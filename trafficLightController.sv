==> flow/design.v <==
module Traffic_Light_Controller(
  input clk, rst,
  output reg [2:0]light_M1,
  output reg [2:0]light_S,
  output reg [2:0]light_MT,
  output reg [2:0]light_M2
);
  parameter S1=0,S2=1, S3=2, S4=3, S5=4, S6=5;
  reg [3:0]count;
  reg[2:0] ps;
  parameter sec7=7,sec5=5, sec2=2, sec3=3;
  always@(posedge clk or posedge rst)
    begin
      if (rst==1)
        begin
          ps<=S1;
          count<=0;
        end
      else
        case(ps)
          S1: if(count<sec7)
            begin
              ps<=S1;
              count<=count+1;
            end
          else
            begin
              ps<=S2;
              count<=0;
            end
          S2: if(count<sec2)
            begin
              ps<=S2;
              count<=count+1;
            end
          else
            begin
              ps<=S3;
              count<=0;
            end
          S3: if(count<sec5)
            begin
              ps<=S3;
              count<=count+1;
            end
          else
            begin
              ps<=S4;
              count<=0;
            end
          S4: if(count<sec2)
            begin
              ps<=S4;
              count<=count+1;
            end
          else
            begin
              ps<=S5;
              count<=0;
            end
          S5: if(count<sec3)
            begin
              ps<=S5;
              count<=count+1;
            end
          else
            begin
              ps<=S6;
              count<=0;
            end
          S6: if(count<sec2)
            begin
              ps<=S1;
              count<=count+1;
            end
          else
            begin
              ps<=S2;
              count<=0;
            end
          default: ps<=S1;
          endcase
            end
            always@ (ps)
              begin
                case(ps)
                  S1:
                    begin
                      light_M1<=3'b001;
                      light_M2<=3'b001;
                      light_MT<=3'b100;
                      light_S<=3'b100;
                    end
                   S2:
                    begin
                      light_M1<=3'b001;
                      light_M2<=3'b010;
                      light_MT<=3'b100;
                      light_S<=3'b100;
                    end
                   S3:
                    begin
                      light_M1<=3'b001;
                      light_M2<=3'b100;
                      light_MT<=3'b001;
                      light_S<=3'b100;
                    end
                   S4:
                    begin
                      light_M1<=3'b010;
                      light_M2<=3'b100;
                      light_MT<=3'b010;
                      light_S<=3'b100;
                    end
                   S5:
                    begin
                      light_M1<=3'b100;
                      light_M2<=3'b100;
                      light_MT<=3'b100;
                      light_S<=3'b001;
                    end
                   S6:
                    begin
                      light_M1<=3'b100;
                      light_M2<=3'b100;
                      light_MT<=3'b100;
                      light_S<=3'b100;
                    end
                   default:
                    begin
                      light_M1<=3'b000;
                      light_M2<=3'b000;
                      light_MT<=3'b000;
                      light_S<=3'b000;
                    end
                endcase
              end
            endmodule
======== From RTL to reports: Traffic_Light_Controller ========
What the tools print for Traffic_Light_Controller, step after step.
Lines are those of the file above, counted from 1.
Library cell names are shortened.
A cell with - has no value.
set-up
  top ..................................... Traffic_Light_Controller
  clock input ............................. clk
  cell library ............................ sky130hd
  library corner .......................... tt_025C_1v80

======== Elaborated design ========
Source: Yosys, flattened and elaborated, memories not mapped. Widths are those after wreduce. Registers that Yosys merges into a memory's read port (data or address) are not register bits. Print and check cells do not count. Equal cells are merged and count once.
operators by class
  muxes and demuxes ....................... 16
  add/subtract/negate cells ............... 1
  $lt $le $gt $ge ......................... 4
  reductions and logical operators ........ 8
  shift-type cells ........................ 0
  div/mod/pow operators ................... 0
  bitwise gates (word level) .............. 0
  equality and inequality tests ........... 5
  multiply operators ...................... 0
operator list
  cell                                                           count
  3-bit parallel mux with 3-bit select                           3
  3-bit parallel mux with 6-bit select                           1
  4-bit parallel mux with 4-bit select                           1
  4-bit two-way mux                                              4
  4-bit by 2-bit < comparator with 1-bit output with constant B  2
  4-bit by 3-bit < comparator with 1-bit output with constant B  2
  4-bit OR reduction                                             2
  3-bit by 2-bit == test with 1-bit output with constant B       2
  3-bit == test with constant B                                  2
  3-bit OR reduction                                             2
  6-bit nonzero test                                             1
  3-bit parallel mux with 2-bit select                           1
  5-bit OR reduction                                             1
  4-bit by 1-bit adder with 4-bit output with constant B         1
  1-bit two-way mux                                              4
  3-bit by 1-bit == test with 1-bit output with constant B       1
  3-bit zero test                                                1
  3-bit two-way mux                                              1
  2-bit OR reduction                                             1
  2-bit two-way mux                                              1
bit counts
  bits in latches ......................... 0
  bits of input ports ..................... 2
  register bits after elaboration ......... 7
  output and inout port bits .............. 12
  elaborated cells ........................ 36
  memories ................................ 0
  word width x clocked read ports ......... 0
  RAM bits ................................ 0
  ROM bits ................................ 0

======== Logic depth ========
Depth = most cells in a row (Yosys ltp): at word level without a register or memory, in the mapped netlist without a sequential cell, where the memories' decode and read muxes count.
logic depth
  word-level depth ........................ 3
  ABC_AREA ................................ 1
  mapped depth ............................ 8
  depth with buffers taken out ............ 8

======== Netlist ========
The flow's flattened synthesis, as Yosys stat reports it; memories are mapped. The netlist is that of the ABC_AREA named above (0 if unset); the other value can give another one.
Totals and module areas in this step are rounded.
mapped netlist
  standard cells after synthesis .......... 94
  flip-flop cells ......................... 10
  buffer cells ............................ 7
  mapped area ............................. 0.00065 mm^2
cells by type
  cell type  count
  dfrtp_1    9
  nand2_1    28
  inv_1      12
  nand3_1    6
  dfstp_2    1
  nor2_1     7
  ha_1       2
  clkbuf_1   6
  nand4_1    3
  nor2_2     3
  o21ai_0    3
  inv_2      3
  nand2_4    1
  nor2_4     1
  nand3_2    1
  o221ai_1   1
  buf_4      1
  nand2_2    1
Not listed: further types 5, cells in them 5.

======== Timing after synthesis ========
Source: OpenSTA report_checks on the synthesized netlist (no wires, ideal clock, input and output delay 20% of the period each), path of least setup slack; recovery checks are left aside. Register names are those of the netlist, which keeps one name where synthesis merged equal registers.
timing path after synthesis
  path kind ............................... reg-to-output
  start ................................... register ps
  end ..................................... output port light_M2[2]
  required time ........................... 1.688 ns
  data arrival time ....................... 0.910 ns
  path buffers ............................ 0
  delay of the path ....................... 0.910 ns
  launch time at the first pin ............ 0.000 ns
  period .................................. 2.11 ns
  setup slack ............................. 0.778 ns
  stages .................................. 4
  synthesis period reached ................ 1.332 ns
"delay of the path" = arrival - input delay + setup time.
At an output port there is no setup time.
"stages": output pins that drive a net of the path, with the launching flip-flop's if there is one; two outputs of one cell count as two.
"synthesis period reached" is the clock period less the worst setup slack; recovery checks do not enter. This is arithmetic on one report: input and output delays are still those of the set period (20% each).
Where an end lacks its bit number, it is one bit of the signal, or one of the new flip-flops if synthesis recoded a state register.
The rows between start and end are the longest chain of elaborated cells between them; the timing report does not say that the signal goes this way. Where chains are equally long, one stands for them.
A line is the first line of the expression or statement that the cell stems from. Yosys adds cells for indexed reads and writes and turns some case tables into memories.
A register here has more assigning lines than the two given.
between the ends, after synthesis
  cells stage by stage .................... dfrtp_1 -> nor2_2 -> nand2_1 -> or2_2
  cells in the longest elaborated chain ... 3
  elaborated cells on any way between the ends .. 8
  those cells by class .................... eq/ne (5); mux (1); reduce/logical (2)
ends and longest elaborated chain, after synthesis
  item                                  RTL line  text
  start: declaration                    10        reg[2:0] ps;
  start: assignment                     16        ps<=S1;
  start: assignment                     23        ps<=S1;
  3-bit == test                         86        case(ps)
  4-bit OR reduction                    -
  3-bit parallel mux with 3-bit select  86
  end: declaration                      6         output reg [2:0]light_M2

======== Worst path after layout ========
From the final timing report of record 1: the path of least setup slack in the routed layout; clock arrival at registers is part of the times.
timing path after layout
  path kind ............................... reg-to-output
  start ................................... register ps
  end ..................................... output port light_M2[2]
  period .................................. 2.81 ns
  data arrival time ....................... 1.66 ns
  path buffers ............................ 1
  setup slack ............................. 0.59 ns
  stages .................................. 5
  launch time at the first pin ............ 0.24 ns
  required time ........................... 2.25 ns
Where an end lacks its bit number, it is one bit of the signal, or one of the new flip-flops if synthesis recoded a state register.
The rows between start and end are the longest chain of elaborated cells between them; the timing report does not say that the signal goes this way. Where chains are equally long, one stands for them.
A register here has more assigning lines than the two given.
between the ends, after layout
  cells stage by stage .................... dfrtp_1 -> nor2_2 -> nand2_1 -> or2_2 -> clkdlybuf4s50_1
  cells in the longest elaborated chain ... 3
  elaborated cells on any way between the ends .. 8
  those cells by class .................... eq/ne (5); mux (1); reduce/logical (2)
ends and longest elaborated chain, after layout
  item                                  RTL line  text
  start: declaration                    10        reg[2:0] ps;
  start: assignment                     16        ps<=S1;
  start: assignment                     23        ps<=S1;
  3-bit == test                         86        case(ps)
  4-bit OR reduction                    -
  3-bit parallel mux with 3-bit select  86
  end: declaration                      6         output reg [2:0]light_M2

==> results <==
Record of 2 stored runs of the RTL-to-layout flow on Traffic_Light_Controller, platform sky130hd. The runs are unordered. Constraints: input delay and output delay 20% of the set period each, output load 0.01 pF.
"allowed time less slack (worst setup path)": the worst setup path's part of the clock period (all of it between registers, 20% less for each end at a port) less its slack. A launch clock that arrives late makes it longer, a capture clock that arrives late makes it shorter.
The measured numbers are rounded.

======== record 1 ========
==> flow/run.sh <==
#!/bin/bash
# the make line also repeats the synthesis and layout settings of config.mk as NAME=value (left out here)
make -C /OpenROAD-flow-scripts/flow DESIGN_CONFIG=/design/flow/config.mk WORK_HOME=/design/flow/orfs CLKGATE_MAP_FILE= finish
==> flow/config.mk <==
export PLATFORM = sky130hd
export DESIGN_NAME = Traffic_Light_Controller
export DESIGN_NICKNAME = Traffic_Light_Controller
export VERILOG_FILES = /design/flow/design.v
export SDC_FILE = /design/flow/constraint.sdc
export NUM_CORES = 4
export LEC_CHECK = 0
export ABC_AREA = 1
export CAP_MARGIN = 25
export CELL_PAD_IN_SITES_DETAIL_PLACEMENT = 0
export CORE_ASPECT_RATIO = 1.9
export CORE_MARGIN = 2
export CORE_UTILIZATION = 22
export CTS_CLUSTER_SIZE = 94
export GPL_ROUTABILITY_DRIVEN = 1
export GPL_TIMING_DRIVEN = 0
export SLEW_MARGIN = 20
==> flow/constraint.sdc <==
create_clock -name core_clock -period 2.81 [get_ports {clk}]
set_input_delay 0.5620 -clock core_clock [delete_from_list [all_inputs] [get_ports {clk}]]
set_output_delay 0.5620 -clock core_clock [all_outputs]
set_load 0.01 [all_outputs]

-------- measured, record 1 --------
  synthesis area .......................... 0.00065 mm^2
  allowed time less slack (worst setup path) .. 1.66 ns
  critical path type ...................... reg-to-output
  area inside the die boundary ............ 0.0034 mm^2
  utilization ............................. 30 %
  smallest setup slack .................... 0.59 ns

======== record 2 ========
==> flow/run.sh <==
#!/bin/bash
# the make line also repeats the synthesis and layout settings of config.mk as NAME=value (left out here)
make -C /OpenROAD-flow-scripts/flow DESIGN_CONFIG=/design/flow/config.mk WORK_HOME=/design/flow/orfs CLKGATE_MAP_FILE= finish
==> flow/config.mk <==
export PLATFORM = sky130hd
export DESIGN_NAME = Traffic_Light_Controller
export DESIGN_NICKNAME = Traffic_Light_Controller
export VERILOG_FILES = /design/flow/design.v
export SDC_FILE = /design/flow/constraint.sdc
export NUM_CORES = 4
export LEC_CHECK = 0
export CAP_MARGIN = 20
export CELL_PAD_IN_SITES_DETAIL_PLACEMENT = 2
export CELL_PAD_IN_SITES_GLOBAL_PLACEMENT = 2
export CORE_MARGIN = 9
export CORE_UTILIZATION = 69
export GPL_ROUTABILITY_DRIVEN = 0
export GPL_TIMING_DRIVEN = 1
export MAX_ROUTING_LAYER = met4
export PLACE_DENSITY = 0.37
export SLEW_MARGIN = 20
export TNS_END_PERCENT = 5
==> flow/constraint.sdc <==
create_clock -name core_clock -period 2.11 [get_ports {clk}]
set_input_delay 0.4220 -clock core_clock [delete_from_list [all_inputs] [get_ports {clk}]]
set_output_delay 0.4220 -clock core_clock [all_outputs]
set_load 0.01 [all_outputs]

-------- record 2 --------
  no results, floorplanning failed with PDN-0185
